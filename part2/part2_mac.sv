==> flow/design.v <==
module part2_mac (
    input  logic                clk, 
    input  logic                reset,
    input  logic signed [ 7:0]  a, 
    input  logic signed [ 7:0]  b,  
    input  logic                valid_in,
    output logic signed [15:0]  f, 
    output logic                valid_out,
    output logic                overflow
);
    logic signed [ 7:0] a_int;
    logic signed [ 7:0] b_int;
    logic signed [15:0] c_int;
    logic signed [15:0] d_int;
    logic overflow_int;
    logic enable_f;
    assign c_int = (a_int * b_int);
    assign d_int = f + c_int;
    assign overflow_int = ( f[15] &  c_int[15] & !d_int[15]) |
                          (!f[15] & !c_int[15] &  d_int[15]);
    always_ff @(posedge clk)
        if (reset) begin
            a_int    <= 8'd0;
            b_int    <= 8'd0;
            enable_f <= 1'b0;
        end
        else if (valid_in) begin
            a_int    <= a;
            b_int    <= b;
            enable_f <= valid_in;
        end
        else begin
            enable_f <= 1'b0;
        end
    always_ff @(posedge clk)
        if (reset) begin
            f         <= 16'd0;
            valid_out <= 1'b0; 
        end
        else if (enable_f) begin
            f         <= d_int;
            valid_out <= 1'b1;
        end
        else begin
            valid_out <= 1'b0;
        end
    always_ff @(posedge clk)
        if (reset)
            overflow <= 1'b0; 
        else if (overflow_int && enable_f)
            overflow <= 1'b1;
endmodule
* Reports on part2_mac
The steps from the RTL of part2_mac to its reports follow in flow order.
Lines are those of the file above, counted from 1.
Cell names lack the library's common part.
A cell with - has no value.
- Top module :: part2_mac
- Clock port :: clk
- Cell library :: sky130hd
- Corner :: tt_025C_1v80

* Word-level counts
Counts by Yosys on the flattened word-level netlist (proc, flatten, opt, wreduce; memories kept). Register bits leave out memories and registers merged into their read ports (data or address); mux counts leave out enables and synchronous resets folded into registers. Print and check cells are left out. Cells with the same type and inputs are merged into one.
- Add/sub/neg operators :: 1
- Multiply operators :: 1
- Mux-type cells :: 2
- Bitwise logic cells :: 5
- Reduce/logical cells :: 4
** Operators by type and width (count)
- multiplier 8 x 8 -> 16 bit :: 1
- adder 16 bit :: 1
- AND 1 bit :: 4
- logical NOT 1 bit :: 3
- two-way mux 1 bit :: 2
- OR 1 bit :: 1
- logical AND 1 bit :: 1
- Flip-flop bits (word level) :: 35
- Output and inout bits :: 18
- Elaborated cells :: 19

* Depth
Longest topological path by Yosys (ltp), each cell counted once; first at word level (registers and memories cut), then after technology mapping (sequential cells cut; the memories' decode and read muxes count).
- Word-level depth :: 6
- ABC_AREA :: 0
- Mapped depth :: 23
- Mapped depth without buffers :: 23

* After synthesis
The flow's flattened synthesis, as Yosys stat reports it; memories are mapped. The netlist is that of the ABC_AREA named above (0 if unset); the other value can give another one.
- Standard cells after synthesis :: 486
- Cell area after synthesis :: 4386.7 um^2
- Sequential part of the area :: 700.7 um^2
- Flip-flop cells :: 35
- Buffer cells :: 9
** Cell types
- fa_1 :: count 56, area in all 1.12E+03 um^2
- dfxtp_1 :: count 35, area in all 700.672 um^2
- ha_1 :: count 46, area in all 575.552 um^2
- inv_1 :: count 89, area in all 334.07 um^2
- mux2i_1 :: count 26, area in all 260.25 um^2
- and2_1 :: count 41, area in all 256.496 um^2
- nor2_1 :: count 46, area in all 172.666 um^2
- xnor2_1 :: count 16, area in all 140.134 um^2
- nand2_1 :: count 26, area in all 97.594 um^2
- xor2_1 :: count 11, area in all 96.342 um^2
- a21o_1 :: count 10, area in all 75.072 um^2
- a21oi_1 :: count 15, area in all 75.072 um^2
- o21ai_0 :: count 9, area in all 45.043 um^2
- a211oi_2 :: count 2, area in all 25.024 um^2
- nor2b_1 :: count 4, area in all 25.024 um^2
- o21a_1 :: count 3, area in all 22.522 um^2
- o21bai_1 :: count 3, area in all 22.522 um^2
- a311o_1 :: count 2, area in all 20.019 um^2
Other cell types: 28; their cells: 46.

* Worst setup path after synthesis
Path of least setup slack by OpenSTA after synthesis, without wires, with an ideal clock, recovery checks aside; 20% of the period is set as input and as output delay. Where synthesis merged equal registers, the netlist keeps one of their names.
- Path kind :: register -> register
- Start :: reg a_int[5]
- End :: reg overflow
- Clock period :: 7.75 ns
- Setup time :: 0.122 ns
- Data arrival time :: 5.316 ns
- Required time :: 7.628 ns
- Setup slack :: 2.312 ns
- Delay of the path :: 5.438 ns
- Driving pins on the path :: 19
- Buffers on the path :: 0
- Synthesis period reached :: 5.438 ns
"delay of the path" is the arrival time less input delay plus setup time.
"driving pins on the path" counts driving pins, that of a launching flip-flop among them; a cell with two outputs on the path counts twice.
"synthesis period reached" = period - worst setup slack (recovery checks aside). The figure is calculated, with input and output delays left at 20% of the set period.
Between the ends stands the longest chain of elaborated cells between them, by number of cells; it is not shown to be the way that was timed. Of several equally long chains one is given.
A line is the first line of the expression or statement that the cell stems from. Yosys adds cells for indexed reads and writes and turns some case tables into memories.
- Cell sequence :: dfxtp_1 > and2_1 > fa_1 > inv_1 > fa_1 > inv_1 > fa_1 > inv_1 > fa_1 > inv_1 > ha_1 > a2111oi_0 > o21ai_0 > a21oi_1 > a21oi_1 > xor2_1 > ha_1 > or4_4 > a311o_1
- Cells in the longest elaborated chain :: 6
- Elaborated cells on any way between the ends :: 10
- RTL lines with such cells :: 5
- Those cells by class :: add/sub: 1; mul: 1; logic: 5; reduce/logical: 3
** RTL lines, path post-synthesis
- start: declaration :: RTL line 11 : logic signed [ 7:0] a_int;
- start: assignment :: RTL line 23 : a_int    <= 8'd0;
- start: assignment :: RTL line 28 : a_int    <= a;
- multiplier 8 x 8 -> 16 bit :: RTL line 17 : assign c_int = (a_int * b_int);
- adder 16 bit :: RTL line 18 : assign d_int = f + c_int;
- logical NOT 1 bit :: RTL line 19 : assign overflow_int = ( f[15] &  c_int[15] & !d_int[15]) |
- AND 1 bit :: RTL line 19
- OR 1 bit :: RTL line 19
- logical AND 1 bit :: RTL line 50 : else if (overflow_int && enable_f)
- end: assignment :: RTL line 49 : overflow <= 1'b0;
- end: assignment :: RTL line 51 : overflow <= 1'b1;
- end: declaration :: RTL line 9 : output logic                overflow

* Path in the finished layout
Path of least setup slack in the final report of record 1 (OpenROAD, finished layout, wires in). Where an end is a register, its clock arrival counts in the times.
- Path kind :: register -> register
- Start :: reg b_int[1]
- End :: reg overflow
- Clock period :: 4.51 ns
- Setup time :: 0.05 ns
- Data arrival time :: 5.76 ns
- Required time :: 4.76 ns
- Setup slack :: -1.00 ns
- Driving pins on the path :: 22
- Buffers on the path :: 2
Between the ends stands the longest chain of elaborated cells between them, by number of cells; it is not shown to be the way that was timed. Of several equally long chains one is given.
- Cell sequence :: dfxtp_4 > and2_4 > fa_1 > inv_2 > fa_1 > inv_1 > fa_1 > inv_1 > fa_1 > inv_2 > ha_4 > buf_6 > a2111oi_4 > o21ai_2 > a21oi_2 > buf_4 > a21oi_2 > xor2_1 > ha_1 > or4_4 > a211oi_2 > a311o_1
- Cells in the longest elaborated chain :: 6
- Elaborated cells on any way between the ends :: 10
- RTL lines with such cells :: 5
- Those cells by class :: add/sub: 1; mul: 1; logic: 5; reduce/logical: 3
** RTL lines, path post-layout
- start: declaration :: RTL line 12 : logic signed [ 7:0] b_int;
- start: assignment :: RTL line 24 : b_int    <= 8'd0;
- start: assignment :: RTL line 29 : b_int    <= b;
- multiplier 8 x 8 -> 16 bit :: RTL line 17 : assign c_int = (a_int * b_int);
- adder 16 bit :: RTL line 18 : assign d_int = f + c_int;
- logical NOT 1 bit :: RTL line 19 : assign overflow_int = ( f[15] &  c_int[15] & !d_int[15]) |
- AND 1 bit :: RTL line 19
- OR 1 bit :: RTL line 19
- logical AND 1 bit :: RTL line 50 : else if (overflow_int && enable_f)
- end: assignment :: RTL line 49 : overflow <= 1'b0;
- end: assignment :: RTL line 51 : overflow <= 1'b1;
- end: declaration :: RTL line 9 : output logic                overflow

Ticket comment

part2_mac through Yosys and OpenROAD on sky130hd: 2 stored runs, unordered, with their settings and measured results. The constraints put input and output delay at 20% of the set period each and load the outputs with 0.01 pF.
By "clock period reached" is meant the clock period of the run minus its worst setup slack. This is arithmetic on one report: input and output delays are still those of the set period (20% each).
"critical setup path time": the worst setup path's part of the clock period (all of it between registers, 20% less for each end at a port) less its slack. A launch clock that arrives late makes it longer, a capture clock that arrives late makes it shorter.
By "power consumption" is meant OpenSTA's value without simulated activity: inputs other than the clock are taken to toggle once in ten clock periods, and the tool carries that through the logic.

** Record 1
- Settings :: period_ns=4.51; CORE_UTILIZATION=59; SETUP_SLACK_MARGIN=-0.01; CORE_MARGIN=6; CELL_PAD_IN_SITES_GLOBAL_PLACEMENT=1; CELL_PAD_IN_SITES_DETAIL_PLACEMENT=0; ABC_AREA=0; CTS_CLUSTER_DIAMETER=314; SLEW_MARGIN=40; MAX_ROUTING_LAYER=met5; CAP_MARGIN=20
- Mapped cell area after synthesis :: 4386.7 um^2
- Die footprint :: 9648.1 um^2
- Standard-cell area after layout :: 6117.1 um^2
- Utilization of the finished layout :: 0.876
- Worst setup slack after layout :: -1.002 ns
- Post-route setup TNS :: -5.783 ns
- Lowest hold slack :: 0.509 ns
- Power consumption :: 1.336 mW
- Clock period reached :: 5.512 ns
- Critical setup path time :: 5.51 ns
- Kind of the worst setup path :: register -> register

** Record 2
- Settings :: period_ns=8.1; CAP_MARGIN=20; CORE_MARGIN=2; CORE_UTILIZATION=40; SLEW_MARGIN=20
- Mapped cell area after synthesis :: 4386.7 um^2
- Die footprint :: 11820.0 um^2
- Standard-cell area after layout :: 4984.8 um^2
- Utilization of the finished layout :: 0.462
- Worst setup slack after layout :: 2.150 ns
- Post-route setup TNS :: 0.000 ns
- Lowest hold slack :: 0.508 ns
- Power consumption :: 0.5860 mW
- Clock period reached :: 5.950 ns
- Critical setup path time :: 5.95 ns
- Kind of the worst setup path :: register -> register
